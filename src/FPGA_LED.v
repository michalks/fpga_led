==> flow/design.v <==
module FPGA_LED (
  CLOCK_50,
  LED,
  KEY,
  SW 
);
  input           CLOCK_50;
  output  [7:0]   LED;
  input   [1:0]   KEY;
  input   [3:0]   SW;
  wire rst_n;    
  wire ena;      
  wire clk;      
  wire clk_1Hz;  
  wire c1_out;
  wire c2_out;
  wire [3:0] dec1_out;
  wire [3:0] dec2_out;
  wire [7:0] count1_out;
  wire [2:0] count2_out;
  wire [7:0] up_down1_out;
  wire [2:0] up_down2_out;
  wire [7:0] decoder1_out;
  wire [7:0] decoder2_out;
  assign rst_n  = KEY[0];
  assign ena    = KEY[1];
  assign clk    = CLOCK_50;
  pulse_gen #(32'd25000000) pulse_gen1  (
    .clk      (clk),
    .rst_n    (rst_n),
    .clk_out  (clk_1Hz)
  );
  counter counter1 (
    .clk    (clk),
    .rst_n  (rst_n),
    .ena    (clk_1Hz),
    .q      (count1_out)
  );
  counter #(3) counter2 (
    .clk    (clk),
    .rst_n  (rst_n),
    .ena    (clk_1Hz),
    .q      (count2_out)
  );  
  dec_counter dec_counter1 (
    .clk    (clk),
    .rst_n  (rst_n),
    .ena    (clk_1Hz),
    .c_out  (c1_out),
    .q      (dec1_out)
  );
  dec_counter dec_counter2 (
    .clk    (clk),
    .rst_n  (rst_n),
    .ena    (c1_out),
    .c_out  (c2_out),
    .q      (dec2_out)
  );
  up_down_counter up_down1 (
    .clk    (clk),
    .rst_n  (rst_n),
    .ena    (clk_1Hz),
    .q      (up_down1_out)
  );
  up_down_counter #(3) up_down2 (
    .clk    (clk),
    .rst_n  (rst_n),
    .ena    (clk_1Hz),
    .q      (up_down2_out)
  );
  decoder3x8 dec1 (
    .sel  (up_down2_out),
    .q    (decoder1_out)
  );
  decoder3x8 dec2 (
    .sel  (count2_out),
    .q    (decoder2_out)
  );
  assign LED = ( SW == 4'b0000 ) ? { dec2_out , dec1_out }:
               ( SW == 4'b0001 ) ? count1_out:
               ( SW == 4'b0010 ) ? up_down1_out:
               ( SW == 4'b0011 ) ? decoder1_out:
               ( SW == 4'b0100 ) ? decoder2_out:
               { SW , SW };
endmodule
module counter (
  clk,
  rst_n,
  ena,
  q
);
  parameter width = 8; 
  input                 clk;
  input                 rst_n;
  input                 ena;
  output  [width-1:0]   q;
  reg     [width-1:0]   q;
  always @ ( posedge clk or negedge rst_n )
  begin: q_out_proc
    if ( !rst_n ) 
    begin
      q <= 1'b0;
    end 
    else if ( ena )
    begin
      q <= q + 1'b1;
    end
  end
endmodule
module dec_counter (
  clk,
  rst_n,
  ena,
  c_out,
  q
);
  input         clk;
  input         rst_n;
  input         ena;
  output        c_out;
  output [3:0]  q;
  wire            c_out;
  wire    [3:0]   q;
  reg     [3:0]   cnt;
  assign q = cnt;
  always @ ( posedge clk or negedge rst_n )
  begin: cnt_proc
    if ( !rst_n ) 
    begin: q_out_proc
      cnt <= 4'b0000;
    end
    else if ( ena == 1'b1 )
    begin
      if ( cnt == 4'd9 ) 
      begin
        cnt <= 4'b0000;
      end
      else
      begin
        cnt <= cnt + 4'b0001;
      end
    end
  end
  assign c_out = ( cnt==4'd9 && ena==1'b1 ) ? 1'b1 : 1'b0;
endmodule
module decoder3x8 (
  sel,
  q
);
  input   [2:0]         sel;
  output  [7:0]         q;
  wire     [7:0]        q;
  assign q = ( sel == 3'b000) ? 8'h01:
             ( sel == 3'b001) ? 8'h02:
             ( sel == 3'b010) ? 8'h04:
             ( sel == 3'b011) ? 8'h08:
             ( sel == 3'b100) ? 8'h10:
             ( sel == 3'b101) ? 8'h20:
             ( sel == 3'b110) ? 8'h40:
             8'h80;
endmodule
module pulse_gen (
  clk,
  rst_n,
  clk_out
);
  parameter div   = 32'd50000000;
  parameter width = 32;
  input             clk;
  input             rst_n;
  output            clk_out;
  reg               clk_out;
  reg [width-1:0]   cnt;
  always @ ( posedge clk or negedge rst_n )
  begin: cnt_proc
    if ( !rst_n )    
    begin
      cnt <= 1'b0;
    end      
    else  
    begin
      if ( cnt == div )
      begin
        cnt <= 1'b0;
      end
      else
      begin
        cnt <= cnt + 1'b1;
      end            
    end    
  end
  always @ ( posedge clk or negedge rst_n )
  begin: clk_out_proc
    if ( !rst_n )
    begin
      clk_out <= 1'b0;
    end      
    else  
    begin
      if (cnt == div)
      begin
        clk_out <= 1'b1;
      end
      else
      begin
        clk_out <= 1'b0;
      end
    end
  end
endmodule
module up_down_counter (
  clk,
  rst_n,
  ena,
  q
);
  parameter width = 8;
  input                 clk;
  input                 rst_n;
  input                 ena;
  output  [width-1:0]   q;
  wire      [width-1:0]   q;
  reg       [width-1:0]   cnt;
  reg                     up;
  assign q = cnt;
  always @ ( posedge clk or negedge rst_n )
  begin: cnt_proc
    if ( !rst_n ) 
    begin
      cnt <= 1'b0;
    end 
    else if ( ena )
    begin
      if (up == 1'b1 )
      begin
        cnt <= cnt + 1'b1;
      end
      else
      begin
        cnt <= cnt - 1'b1;
      end
    end
  end
  always @ ( posedge clk or negedge rst_n )
  begin: up_down_proc
    if ( !rst_n ) 
    begin
      up <= 1'b1;
    end 
    else if ( ena )
    begin
      if ( cnt == 2**width - 2)
      begin
        up <= 1'b0;  
      end
      else if ( cnt == 1'b1 )
      begin
        up <= 1'b1;  
      end
    end
  end  
endmodule
=== Reports on FPGA_LED ===
Tool output for the design above, in the order of the flow.
Line numbers count from 1 in the design file above.
Operators: Yosys type, input widths -> output width; for muxes data width and select width s.
Cell names lack the library's common part.
The mark -- stands for no value.

* Top: FPGA_LED
* Clock port: CLOCK_50
* Standard-cell library: sky130hd
* Timing corner: tt_025C_1v80

=== Word-level counts ===
Source: Yosys, flattened and elaborated, memories not mapped. Widths are those after wreduce. Registers that Yosys merges into a memory's read port (data or address) are not register bits. Print and check cells do not count.

* Muxes and demuxes: 30
* $add $sub $neg: 9
* Eq/ne operators: 22
* Reduce/logical cells: 8

{| class="wikitable"
|+ Operator list
! operator !! count
|-
| $mux 8 || 20
|-
| $add 32x1->32 const B || 1
|-
| $eq 32x25->1 const B || 1
|-
| $mux 32 || 1
|-
| $eq 3x3->1 const B || 6
|-
| $add 8x1->8 const B || 2
|-
| $eq 3x2->1 const B || 4
|-
| $eq 3x1->1 const B || 3
|-
| $add 4x1->4 const B || 2
|-
| $eq 4x2->1 const B || 2
|-
| $eq 4x4->1 const B || 2
|-
| $sub 8x1->8 const B || 1
|-
| $eq 8x1->1 const B || 1
|-
| $eq 8x8->1 const B || 1
|-
| $mux 4 || 2
|-
| $add 3x1->3 const B || 2
|-
| $logic_not 3->1 || 2
|-
| $mux 1 || 6
|-
| $reduce_and 2->1 || 2
|-
| $reduce_bool 2->1 || 2
|-
| $eq 4x1->1 const B || 1
|-
| $eq 4x3->1 const B || 1
|-
| $logic_not 4->1 || 1
|-
| $sub 3x1->3 const B || 1
|-
| $mux 3 || 1
|-
| $logic_and 1x1->1 || 1
|}

* Output and inout bits: 8
* Register bits: 65
* Elaborated cells: 79

=== Logic depth ===
Longest topological path by Yosys (ltp), each cell counted once; first at word level (registers and memories cut), then after technology mapping (sequential cells cut; the memories' decode and read muxes count).

* Depth in word-level cells: 13
* ABC_AREA: 0
* Gate-level depth with buffers: 7
* Mapped depth without buffers: 6

=== Netlist ===
Source: synth_stat.txt of the flow (Yosys; design flattened, memories mapped). It holds for the ABC_AREA given above (unset counts as 0); a run with the other value may have another netlist.
Totals and module areas in this step are rounded.

{| class="wikitable"
|+ Cell types
! cell !! count !! total area (um2)
|-
| dfrtp_1 || 63 || 1.58E+03
|-
| xnor2_1 || 30 || 262.752
|-
| ha_1 || 18 || 225.216
|-
| o21ai_0 || 25 || 125.12
|-
| nand3_1 || 23 || 115.11
|-
| xor2_1 || 12 || 105.101
|-
| nand4_1 || 16 || 100.096
|-
| nand2_1 || 25 || 93.84
|-
| nor2_1 || 25 || 93.84
|-
| a21oi_1 || 17 || 85.082
|-
| inv_1 || 21 || 78.826
|-
| nor2b_1 || 10 || 62.56
|-
| nor4_1 || 10 || 62.56
|-
| dfstp_2 || 2 || 52.55
|-
| nor3_1 || 10 || 50.048
|-
| and3_1 || 7 || 43.792
|-
| nand2b_1 || 7 || 43.792
|-
| nor4b_1 || 5 || 43.792
|}

Other cell types: 40; their cells: 93.

* Cells in the netlist: 419
* Sequential area: 1630 um2
* Flip-flops: 65
* Synthesis area: 3920 um2

The figures by module come from a second, unflattened synthesis with its own total; it is not the netlist above.

* Cells (unflattened synthesis): 396
* Area total of the unflattened synthesis: 3810 um2

Rows give one instance, submodules left out.

{| class="wikitable"
|+ Modules
! module !! area (um2) !! instances !! cells
|-
| pulse_gen #(div=25000000) || 1620 || 1 || 158
|-
| up_down_counter || 558 || 1 || 58
|-
| FPGA_LED || 440 || 1 || 75
|-
| dec_counter || 188 || 2 || 17
|-
| counter || 338 || 1 || 26
|-
| up_down_counter #(width=3) || 226 || 1 || 21
|-
| decoder3x8 || 65.1 || 2 || 8
|-
| counter #(width=3) || 124 || 1 || 8
|}

=== Worst setup path after synthesis ===
Path of least setup slack by OpenSTA after synthesis, without wires, with an ideal clock, recovery checks aside; 20% of the period is set as input and as output delay. Where synthesis merged equal registers, the netlist keeps one of their names.

* Kind: input to output
* Start: input port SW[2]
* End: output port LED[5]
* Output delay: 0.466 ns
* Path delay: 1.312 ns
* Arrival: 1.778 ns
* Buffers on the path: 1
* Stages: 5
* Slack: 0.086 ns
* Period: 2.33 ns
* Synthesis period reached: 2.244 ns

"path delay" = arrival - input delay + setup time.
At an output port there is no setup time.
"stages" counts driving pins, that of a launching flip-flop among them; a cell with two outputs on the path counts twice.
"synthesis period reached" is the clock period less the worst setup slack; recovery checks do not enter. This is arithmetic on one report: input and output delays are still those of the set period (20% each).
The rows between start and end are the longest chain of elaborated cells between them; the timing report does not say that the signal goes this way. Where chains are equally long, one stands for them.
A line is the first line of the expression or statement that the cell stems from. Yosys adds cells for indexed reads and writes and turns some case tables into memories.

* Path through: clkbuf_1 -> clkinv_1 -> nor4_1 -> a31oi_1 -> o21ai_0
* Length of the longest elaborated chain: 6

{| class="wikitable"
|+ Ends and longest elaborated chain, after synthesis
! item !! line !! source
|-
| start, declared || 10 || <nowiki>input   [3:0]   SW;</nowiki>
|-
| $eq 4x3->1 || 83 || <nowiki>( SW == 4'b0100 ) ? decoder2_out:</nowiki>
|-
| $mux 8 || 83 ||
|-
| $mux 8 || 82 || <nowiki>( SW == 4'b0011 ) ? decoder1_out:</nowiki>
|-
| $mux 8 || 81 || <nowiki>( SW == 4'b0010 ) ? up_down1_out:</nowiki>
|-
| $mux 8 || 80 || <nowiki>( SW == 4'b0001 ) ? count1_out:</nowiki>
|-
| $mux 8 || 79 || <nowiki>assign LED = ( SW == 4'b0000 ) ? { dec2_out , dec1_out }:</nowiki>
|-
| end, declared || 8 || <nowiki>output  [7:0]   LED;</nowiki>
|}

=== Path in the finished layout ===
From the final timing report of stored run 2: the path of least setup slack in the routed layout; clock arrival at registers is part of the times.

* Kind: register to output
* Start: register up_down2.cnt[0]
* End: output port LED[6]
* Buffers on the path: 1
* Slack: 0.05 ns
* Output delay: 0.56 ns
* Arrival: 2.20 ns
* Period: 2.81 ns
* Stages: 8

The rows between start and end are the longest chain of elaborated cells between them; the timing report does not say that the signal goes this way. Where chains are equally long, one stands for them.
At most two assigning lines are given for a register; there are more.

* Path through: dfrtp_1 -> ha_1 -> ha_1 -> nand2b_1 -> nor4_1 -> nor2_1 -> o22ai_1 -> buf_2
* Length of the longest elaborated chain: 12

{| class="wikitable"
|+ Ends and longest elaborated chain, post-layout
! item !! line !! source
|-
| start, declared || 223 || <nowiki>reg       [width-1:0]   cnt;</nowiki>
|-
| start, assigned || 236 || <nowiki>cnt <= cnt + 1'b1;</nowiki>
|-
| start, assigned || 240 || <nowiki>cnt <= cnt - 1'b1;</nowiki>
|-
| $eq 3x3->1 || 159 || <nowiki>( sel == 3'b110) ? 8'h40:</nowiki>
|-
| $mux 8 || 159 ||
|-
| $mux 8 || 158 || <nowiki>( sel == 3'b101) ? 8'h20:</nowiki>
|-
| $mux 8 || 157 || <nowiki>( sel == 3'b100) ? 8'h10:</nowiki>
|-
| $mux 8 || 156 || <nowiki>( sel == 3'b011) ? 8'h08:</nowiki>
|-
| $mux 8 || 155 || <nowiki>( sel == 3'b010) ? 8'h04:</nowiki>
|-
| $mux 8 || 154 || <nowiki>( sel == 3'b001) ? 8'h02:</nowiki>
|-
| $mux 8 || 153 || <nowiki>assign q = ( sel == 3'b000) ? 8'h01:</nowiki>
|-
| $mux 8 || 82 || <nowiki>( SW == 4'b0011 ) ? decoder1_out:</nowiki>
|-
| $mux 8 || 81 || <nowiki>( SW == 4'b0010 ) ? up_down1_out:</nowiki>
|-
| $mux 8 || 80 || <nowiki>( SW == 4'b0001 ) ? count1_out:</nowiki>
|-
| $mux 8 || 79 || <nowiki>assign LED = ( SW == 4'b0000 ) ? { dec2_out , dec1_out }:</nowiki>
|-
| end, declared || 8 || <nowiki>output  [7:0]   LED;</nowiki>
|}

# Flow runs of FPGA_LED

Measured data: module FPGA_LED, platform sky130hd, 2 stored runs of the flow under differing settings, order arbitrary. Input and output delays are each 20% of the period that was set; the output load is 0.01 pF.
"achieved clock period": clock period set for the run, less the worst setup slack. It is reckoned from that one timing run; input and output delays stay at 20% of the period that was set.
The measured numbers are rounded.

Stored run 1
==> flow/run.sh <==
#!/bin/bash
# the make line also repeats the synthesis and layout settings of config.mk as NAME=value (left out here)
make -C /OpenROAD-flow-scripts/flow DESIGN_CONFIG=/design/flow/config.mk WORK_HOME=/design/flow/orfs CLKGATE_MAP_FILE= finish
==> flow/config.mk <==
export PLATFORM = sky130hd
export DESIGN_NAME = FPGA_LED
export DESIGN_NICKNAME = FPGA_LED
export VERILOG_FILES = /design/flow/design.v
export SDC_FILE = /design/flow/constraint.sdc
export NUM_CORES = 4
export LEC_CHECK = 0
export CAP_MARGIN = 20
export CELL_PAD_IN_SITES_GLOBAL_PLACEMENT = 2
export CORE_MARGIN = 2
export CORE_UTILIZATION = 56
export MAX_ROUTING_LAYER = met5
export PLACE_DENSITY_LB_ADDON = 0.27
export SLEW_MARGIN = 40
==> flow/constraint.sdc <==
create_clock -name core_clock -period 2.47 [get_ports {CLOCK_50}]
set_input_delay 0.4940 -clock core_clock [delete_from_list [all_inputs] [get_ports {CLOCK_50}]]
set_output_delay 0.4940 -clock core_clock [all_outputs]
set_load 0.01 [all_outputs]

==> results of stored run 1 <==
did not finish, placement stopped with FLW-0024

Stored run 2
==> flow/run.sh <==
#!/bin/bash
# the make line also repeats the synthesis and layout settings of config.mk as NAME=value (left out here)
make -C /OpenROAD-flow-scripts/flow DESIGN_CONFIG=/design/flow/config.mk WORK_HOME=/design/flow/orfs CLKGATE_MAP_FILE= finish
==> flow/config.mk <==
export PLATFORM = sky130hd
export DESIGN_NAME = FPGA_LED
export DESIGN_NICKNAME = FPGA_LED
export VERILOG_FILES = /design/flow/design.v
export SDC_FILE = /design/flow/constraint.sdc
export NUM_CORES = 4
export LEC_CHECK = 0
export CAP_MARGIN = 20
export CORE_MARGIN = 6
export CORE_UTILIZATION = 25
export CTS_CLUSTER_DIAMETER = 126
export GPL_ROUTABILITY_DRIVEN = 0
export GPL_TIMING_DRIVEN = 0
export MAX_ROUTING_LAYER = met4
export PLACE_DENSITY_LB_ADDON = 0.03
export SETUP_SLACK_MARGIN = 0.03
export SLEW_MARGIN = 20
==> flow/constraint.sdc <==
create_clock -name core_clock -period 2.81 [get_ports {CLOCK_50}]
set_input_delay 0.5620 -clock core_clock [delete_from_list [all_inputs] [get_ports {CLOCK_50}]]
set_output_delay 0.5620 -clock core_clock [all_outputs]
set_load 0.01 [all_outputs]

==> results of stored run 2 <==
chip area after synthesis (Yosys): 3920 um2
die area: 18800 um2
standard-cell area of the final layout: 4810 um2
worst setup slack after layout: 0.049 ns
total negative slack: 0.000 ns
achieved clock period: 2.761 ns
